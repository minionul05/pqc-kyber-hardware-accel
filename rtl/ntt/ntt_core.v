==> flow/design.v <==
module mod_add (
    input  wire [12-1:0] a,
    input  wire [12-1:0] b,
    output wire [12-1:0] out
);
    wire [12:0] sum_raw;     
    wire [12:0] sum_sub_q;   
    assign sum_raw = a + b;
    assign sum_sub_q = sum_raw - 12'd3329;
    assign out = (sum_raw >= 12'd3329) ? sum_sub_q[12-1:0] : sum_raw[12-1:0];
endmodule
module mod_sub (
    input  wire [12-1:0] a,
    input  wire [12-1:0] b,
    output wire [12-1:0] out
);
    wire [12:0] diff_raw;
    wire [12:0] diff_add_q;
    assign diff_raw = a - b;
    assign diff_add_q = a + 12'd3329 - b;
    assign out = (a >= b) ? diff_raw[12-1:0] : diff_add_q[12-1:0];
endmodule
module montgomery_mult (
    input  wire [12-1:0] a,
    input  wire [12-1:0] b,
    output wire [12-1:0] out
);
    localparam [15:0] QINV = 16'd62209; 
    wire signed [23:0] prod;
    wire signed [15:0] m;
    wire signed [27:0] t;  
    wire signed [11:0] res_raw;
    assign prod = $signed(a) * $signed(b);
    assign m = prod[15:0] * $signed(QINV);
    assign t = (prod + m * $signed(12'd3329)) >>> 16;
    assign res_raw = t[11:0];
    assign out = (t >= $signed(12'd3329)) ? (res_raw - 12'd3329) : res_raw;
endmodule
module dual_port_ram #(
    parameter ADDR_WIDTH = 8  
)(
    input wire clk,
    input wire we,                       
    input wire [ADDR_WIDTH-1:0] addr_a,  
    input wire [ADDR_WIDTH-1:0] addr_b,  
    input wire [12-1:0] din_a,      
    output reg [12-1:0] dout_a,     
    output reg [12-1:0] dout_b      
);
    reg [12-1:0] ram [0:(1<<ADDR_WIDTH)-1];
    always @(posedge clk) begin
        if (we) begin
            ram[addr_a] <= din_a;
            dout_a <= din_a;  
        end else begin
            dout_a <= ram[addr_a];
        end
    end
    always @(posedge clk) begin
        dout_b <= ram[addr_b];
    end
endmodule
module butterfly (
    input  wire [12-1:0] a,
    input  wire [12-1:0] b,
    input  wire [12-1:0] zeta,  
    output wire [12-1:0] out_a,
    output wire [12-1:0] out_b
);
    wire [12-1:0] t; 
    montgomery_mult mult_unit (
        .a(b),
        .b(zeta),
        .out(t)
    );
    mod_add add_unit (
        .a(a),
        .b(t),
        .out(out_a)
    );
    mod_sub sub_unit (
        .a(a),
        .b(t),
        .out(out_b)
    );
endmodule
module ntt_core (
    input  wire clk,
    input  wire rst,
    input  wire start,              
    output reg  done,               
    input  wire ext_we,
    input  wire [7:0] ext_addr,
    input  wire [12-1:0] ext_data,
    output wire [12-1:0] debug_out
);
    reg [7:0] read_addr_a, read_addr_b;  
    reg [7:0] write_addr_a, write_addr_b;  
    reg we_ram;  
    wire [12-1:0] ram_out_a, ram_out_b;  
    wire [12-1:0] butt_out_a, butt_out_b;  
    reg [12-1:0] current_zeta; 
    dual_port_ram #(.ADDR_WIDTH(8)) memory_unit (
        .clk(clk),
        .we(ext_we || we_ram),  
        .addr_a(ext_we ? ext_addr : (we_ram ? write_addr_a : read_addr_a)),
        .addr_b(read_addr_b),  
        .din_a(ext_we ? ext_data : butt_out_a),  
        .dout_a(ram_out_a),
        .dout_b(ram_out_b)
    );
    assign debug_out = ram_out_a;
    butterfly compute_unit (
        .a(ram_out_a),
        .b(ram_out_b),
        .zeta(current_zeta),
        .out_a(butt_out_a),
        .out_b(butt_out_b)
    );
    localparam STATE_IDLE  = 0;
    localparam STATE_READ  = 1;
    localparam STATE_CALC  = 2;  
    localparam STATE_WRITE = 3;
    localparam STATE_DONE  = 4;
    reg [2:0] state;
    always @(posedge clk or posedge rst) begin
        if (rst) begin
            state <= STATE_IDLE;
            done <= 0;
            we_ram <= 0;
            read_addr_a <= 0; read_addr_b <= 0;
            current_zeta <= 12'd10;  
        end else begin
            case (state)
                STATE_IDLE: begin
                    done <= 0;
                    we_ram <= 0;
                    if (start) state <= STATE_READ;
                end
                STATE_READ: begin
                    read_addr_a <= 8'd0;
                    read_addr_b <= 8'd1;
                    state <= STATE_CALC;
                end
                STATE_CALC: begin
                    state <= STATE_WRITE;
                end
                STATE_WRITE: begin
                    write_addr_a <= 8'd0;
                    we_ram <= 1; 
                    state <= STATE_DONE;
                end
                STATE_DONE: begin
                    we_ram <= 0;
                    done <= 1;
                    state <= STATE_IDLE;
                end
            endcase
        end
    end
endmodule
* From RTL to reports: ntt_core
Tool output for the design above, in the order of the flow.
Lines are those of the file above, counted from 1.
Cell names lack the library's common part.
A cell with - has no value.
- Design top :: ntt_core
- Clock :: clk
- Library :: sky130hd
- Timing corner :: tt_025C_1v80

* Word-level counts
Source: Yosys, flattened and elaborated, memories not mapped. Widths are those after wreduce. Registers that Yosys merges into a memory's read port (data or address) are not register bits. Print and check cells do not count.
Yosys's memory passes give these memory sizes; they may raise the number of words (mostly to a power of two), join words into wider ones and drop unused or constant bits.
- Bits in registers :: 6
- RAM bits :: 3072
- Word width x clocked read ports :: 24
- Memories kept :: 1
- Bits of input ports :: 24
- Cells after elaboration :: 37
** Memories
- memory_unit.ram :: depth 256, bits a word 12, read ports 2, write ports 1, line 50 : reg [12-1:0] ram [0:(1<<ADDR_WIDTH)-1];
- Add/sub/neg operators :: 4
- Multiply operators :: 3
- Order comparisons :: 2
- Eq/ne operators :: 5
- Muxes and demuxes :: 11
- Reductions and logical operators :: 7
** Operators by type and width (number)
- 15-bit by 11-bit multiplier with 26-bit output with constant B :: 1
- 15-bit by 16-bit multiplier with 15-bit output with constant B :: 1
- 12-bit by 4-bit multiplier with 16-bit output with constant B :: 1
- 12-bit 2-to-1 mux :: 4
- 17-bit by 27-bit adder with 28-bit output :: 1
- 12-bit subtractor with constant B :: 2
- 8-bit 2-to-1 mux :: 2
- 3-bit parallel mux with 5-bit select :: 1
- 12-bit by 12-bit adder with 13-bit output :: 1
- 13-bit by 12-bit >= comparator with 1-bit output with constant B :: 1
- 12-bit by 11-bit >= comparator with 1-bit output with constant B :: 1
- 3-bit by 2-bit equality test with 1-bit output with constant B :: 2
- 5-bit nonzero test :: 1
- 2-bit nonzero test :: 2
- 1-bit parallel mux with 2-bit select :: 2
- 3-bit by 1-bit equality test with 1-bit output with constant B :: 1
- 3-bit equality test with constant B :: 1
- 3-bit zero test :: 1
- 3-bit 2-to-1 mux :: 1
- 2-bit != test with constant B :: 1
- 2-bit AND reduction :: 1
- 2-bit OR reduction :: 1
- 1-bit logical OR :: 1
- 1-bit 2-to-1 mux :: 1

* Logic depth
Longest topological path by Yosys (ltp), each cell counted once; first at word level (registers and memories cut), then after technology mapping (sequential cells cut; the memories' decode and read muxes count).
- Depth in word-level cells :: 11
- ABC_AREA :: 0
- Gate-level depth with buffers :: 59
- Depth with buffers taken out :: 55

* After synthesis
Source: synth_stat.txt of the flow (Yosys; design flattened, memories mapped). It holds for the ABC_AREA given above (unset counts as 0); a run with the other value may have another netlist.
Totals and module areas in this step are rounded.
- Standard cells after synthesis :: 5411
- Chip area (Yosys) :: 0.1238 mm2
- Flip-flop cells :: 3100
- Buffers :: 273
** Cells by type
- edfxtp_1 :: number 3072, total area 9.22E+04 um2
- mux4_2 :: number 1020, total area 2.3E+04 um2
- ha_1 :: number 165, total area 2064.48 um2
- nor2_1 :: number 305, total area 1.14E+03 um2
- clkbuf_1 :: number 197, total area 739.459 um2
- dfxtp_1 :: number 20, total area 400.384 um2
- xnor2_1 :: number 42, total area 367.853 um2
- buf_2 :: number 56, total area 280.269 um2
- inv_1 :: number 70, total area 262.752 um2
- nand2_1 :: number 67, total area 251.491 um2
- xor2_1 :: number 28, total area 245.235 um2
- a21o_1 :: number 28, total area 210.202 um2
- a21oi_1 :: number 40, total area 200.192 um2
- fa_1 :: number 9, total area 180.173 um2
- dfrtp_1 :: number 7, total area 175.168 um2
- mux2_2 :: number 14, total area 157.651 um2
- o21ai_0 :: number 25, total area 125.12 um2
- nor2b_1 :: number 17, total area 106.352 um2
Not listed: further types 62, cells in them 229.
The figures by module come from a second, unflattened synthesis with its own total; it is not the netlist above.
- Cells (unflattened synthesis) :: 8782
- Area total of the unflattened synthesis :: 0.1554 mm2
Each row is one instance without its submodules.
** Modules
- dual_port_ram #(ADDR_WIDTH=8) :: instances 1, cells 7312, area 0.1426 mm2, sequential area 0.09265 mm2
- montgomery_mult :: instances 1, cells 1092, area 0.009723 mm2, sequential area 0 mm2
- mod_sub :: instances 1, cells 193, area 0.001501 mm2, sequential area 0 mm2
- mod_add :: instances 1, cells 144, area 0.001062 mm2, sequential area 0 mm2
- ntt_core :: instances 1, cells 41, area 0.0005042 mm2, sequential area 0.0002014 mm2
- butterfly :: instances 1, cells 0, area 0 mm2, sequential area 0 mm2

* Worst setup path after synthesis
Path of least setup slack by OpenSTA after synthesis, without wires, with an ideal clock, recovery checks aside; 20% of the period is set as input and as output delay. Where synthesis merged equal registers, the netlist keeps one of their names.
- Kind :: flip-flop to flip-flop
- From :: register memory_unit.dout_b[0]
- To :: memory memory_unit.ram[0][10]
- Clock period :: 33.2 ns
- Setup time :: 2.809 ns
- Arrival time :: 25.824 ns
- Required time :: 30.391 ns
- Path slack :: 4.567 ns
- Path delay :: 28.633 ns
- Stages :: 55
- Path buffers :: 2
- Synthesis period reached :: 28.633 ns
"path delay" is the arrival time less input delay plus setup time.
"stages": output pins that drive a net of the path, with the launching flip-flop's if there is one; two outputs of one cell count as two.
"synthesis period reached" is the clock period less the worst setup slack; recovery checks do not enter. This is arithmetic on one report: input and output delays are still those of the set period (20% each).
The rows between start and end are the longest chain of elaborated cells between them; the timing report does not say that the signal goes this way. Where chains are equally long, one stands for them.
A line is the first line of the expression or statement that the cell stems from. Yosys adds cells for indexed reads and writes and turns some case tables into memories.
- Path through :: dfxtp_1 -> ha_1 -> ha_1 -> fa_1 -> xnor2_1 -> inv_1 -> ha_1 -> fa_1 -> inv_1 -> ha_1 -> ha_1 -> inv_1 -> fa_1 -> inv_1 -> ha_1 -> ha_1 -> a21oi_1 -> xnor2_1 -> (+19 left out) -> o21bai_1 -> a22oi_1 -> a41oi_1 -> a21oi_1 -> xnor2_1 -> ha_1 -> fa_1 -> a21o_1 -> a21oi_2 -> o21ai_2 -> a21o_1 -> a221o_1 -> or4_1 -> o211a_1 -> o21ai_1 -> buf_2 -> nor3_1 -> nor4_1
- Cells in the longest elaborated chain :: 11
** Ends and longest elaborated chain, post-synthesis
- start: declaration :: line 48 : output reg [12-1:0] dout_b
- 12-bit by 4-bit multiplier with 16-bit output :: line 33 : assign prod = $signed(a) * $signed(b);
- 15-bit by 16-bit multiplier with 15-bit output :: line 34 : assign m = prod[15:0] * $signed(QINV);
- 15-bit by 11-bit multiplier with 26-bit output :: line 35 : assign t = (prod + m * $signed(12'd3329)) >>> 16;
- 17-bit by 27-bit adder with 28-bit output :: line 35
- 12-bit subtractor :: line 37 : assign out = (t >= $signed(12'd3329)) ? (res_raw - 12'd3329) : res_raw;
- 12-bit 2-to-1 mux :: line 37
- 12-bit by 12-bit adder with 13-bit output :: line 8 : assign sum_raw = a + b;
- 12-bit subtractor :: line 9 : assign sum_sub_q = sum_raw - 12'd3329;
- 12-bit 2-to-1 mux :: line 10 : assign out = (sum_raw >= 12'd3329) ? sum_sub_q[12-1:0] : sum_raw[12-1:0];
- 12-bit 2-to-1 mux :: line 108 : .din_a(ext_we ? ext_data : butt_out_a),
- 12-bit 2-to-1 mux :: line 52 : if (we) begin
- end: declaration :: line 50 : reg [12-1:0] ram [0:(1<<ADDR_WIDTH)-1];

* Path in the finished layout
From the final timing report of job 1: the path of least setup slack in the routed layout; clock arrival at registers is part of the times.
- Kind :: flip-flop to flip-flop
- From :: register memory_unit.dout_b[1]
- To :: memory memory_unit.ram[167][2]
- Clock period :: 33.2 ns
- Setup time :: 0.34 ns
- Arrival time :: 17.65 ns
- Required time :: 33.76 ns
- Path slack :: 16.11 ns
- Stages :: 57
- Path buffers :: 4
The rows between start and end are the longest chain of elaborated cells between them; the timing report does not say that the signal goes this way. Where chains are equally long, one stands for them.
- Path through :: dfxtp_1 -> ha_1 -> ha_1 -> fa_1 -> xnor2_1 -> inv_1 -> ha_1 -> fa_1 -> inv_1 -> ha_1 -> ha_1 -> inv_1 -> fa_1 -> inv_1 -> ha_1 -> ha_1 -> a21oi_1 -> xnor2_1 -> (+21 left out) -> a41oi_1 -> a21oi_1 -> xnor2_1 -> ha_1 -> fa_1 -> a21o_1 -> a21oi_2 -> o21ai_2 -> a21o_1 -> a221o_1 -> or4_1 -> o211a_1 -> o21ai_2 -> a21oi_1 -> o31ai_4 -> buf_4 -> buf_4 -> buf_4
- Cells in the longest elaborated chain :: 11
** Ends and longest elaborated chain, after layout
- start: declaration :: line 48 : output reg [12-1:0] dout_b
- 12-bit by 4-bit multiplier with 16-bit output :: line 33 : assign prod = $signed(a) * $signed(b);
- 15-bit by 16-bit multiplier with 15-bit output :: line 34 : assign m = prod[15:0] * $signed(QINV);
- 15-bit by 11-bit multiplier with 26-bit output :: line 35 : assign t = (prod + m * $signed(12'd3329)) >>> 16;
- 17-bit by 27-bit adder with 28-bit output :: line 35
- 12-bit subtractor :: line 37 : assign out = (t >= $signed(12'd3329)) ? (res_raw - 12'd3329) : res_raw;
- 12-bit 2-to-1 mux :: line 37
- 12-bit by 12-bit adder with 13-bit output :: line 8 : assign sum_raw = a + b;
- 12-bit subtractor :: line 9 : assign sum_sub_q = sum_raw - 12'd3329;
- 12-bit 2-to-1 mux :: line 10 : assign out = (sum_raw >= 12'd3329) ? sum_sub_q[12-1:0] : sum_raw[12-1:0];
- 12-bit 2-to-1 mux :: line 108 : .din_a(ext_we ? ext_data : butt_out_a),
- 12-bit 2-to-1 mux :: line 52 : if (we) begin
- end: declaration :: line 50 : reg [12-1:0] ram [0:(1<<ADDR_WIDTH)-1];
Some nets on the timed path still bear RTL names; the line given drives or declares the net.
** Nets with RTL names, path after layout (line)
- memory_unit.din_a[2] :: 108

Module ntt_core, platform sky130hd: 2 stored runs of the flow (Yosys, OpenROAD) with differing settings, in no particular order. Input and output delays are each 20% of the period that was set; the output load is 0.01 pF.
"period achieved" is the run's clock period less its worst setup slack. It is reckoned from that one timing run; input and output delays stay at 20% of the period that was set.
"worst setup path time": the worst setup path's part of the clock period (all of it between registers, 20% less for each end at a port) less its slack. A launch clock that arrives late makes it longer, a capture clock that arrives late makes it shorter.
The results are shown rounded.

** Job 1
- Settings :: period_ns=33.2; CORE_UTILIZATION=54; CAP_MARGIN=20; CORE_MARGIN=2; SLEW_MARGIN=20
- Standard-cell area after layout :: 0.139 mm2
- Total negative slack :: 0.000 ns
- Worst setup path time :: 17.09 ns
- Type of the worst setup path :: flip-flop to flip-flop
- Worst hold slack in the final report :: 0.368 ns
- Worst setup slack after layout :: 16.11 ns
- Area of the synthesized netlist :: 0.1238 mm2
- Die size :: 0.2331 mm2
- Utilization :: 61.0 %
- Period achieved :: 17.087 ns

** Job 2
- Settings :: period_ns=43.9; CORE_UTILIZATION=58; PLACE_DENSITY_LB_ADDON=0.18; CORE_ASPECT_RATIO=1.28; TNS_END_PERCENT=5; CTS_CLUSTER_SIZE=95; CAP_MARGIN=20; CORE_MARGIN=2; SLEW_MARGIN=20
- Standard-cell area after layout :: 0.1377 mm2
- Total negative slack :: 0.000 ns
- Worst setup path time :: 16.85 ns
- Type of the worst setup path :: flip-flop to flip-flop
- Worst hold slack in the final report :: 0.365 ns
- Worst setup slack after layout :: 27.05 ns
- Area of the synthesized netlist :: 0.1238 mm2
- Die size :: 0.2172 mm2
- Utilization :: 65.0 %
- Period achieved :: 16.851 ns
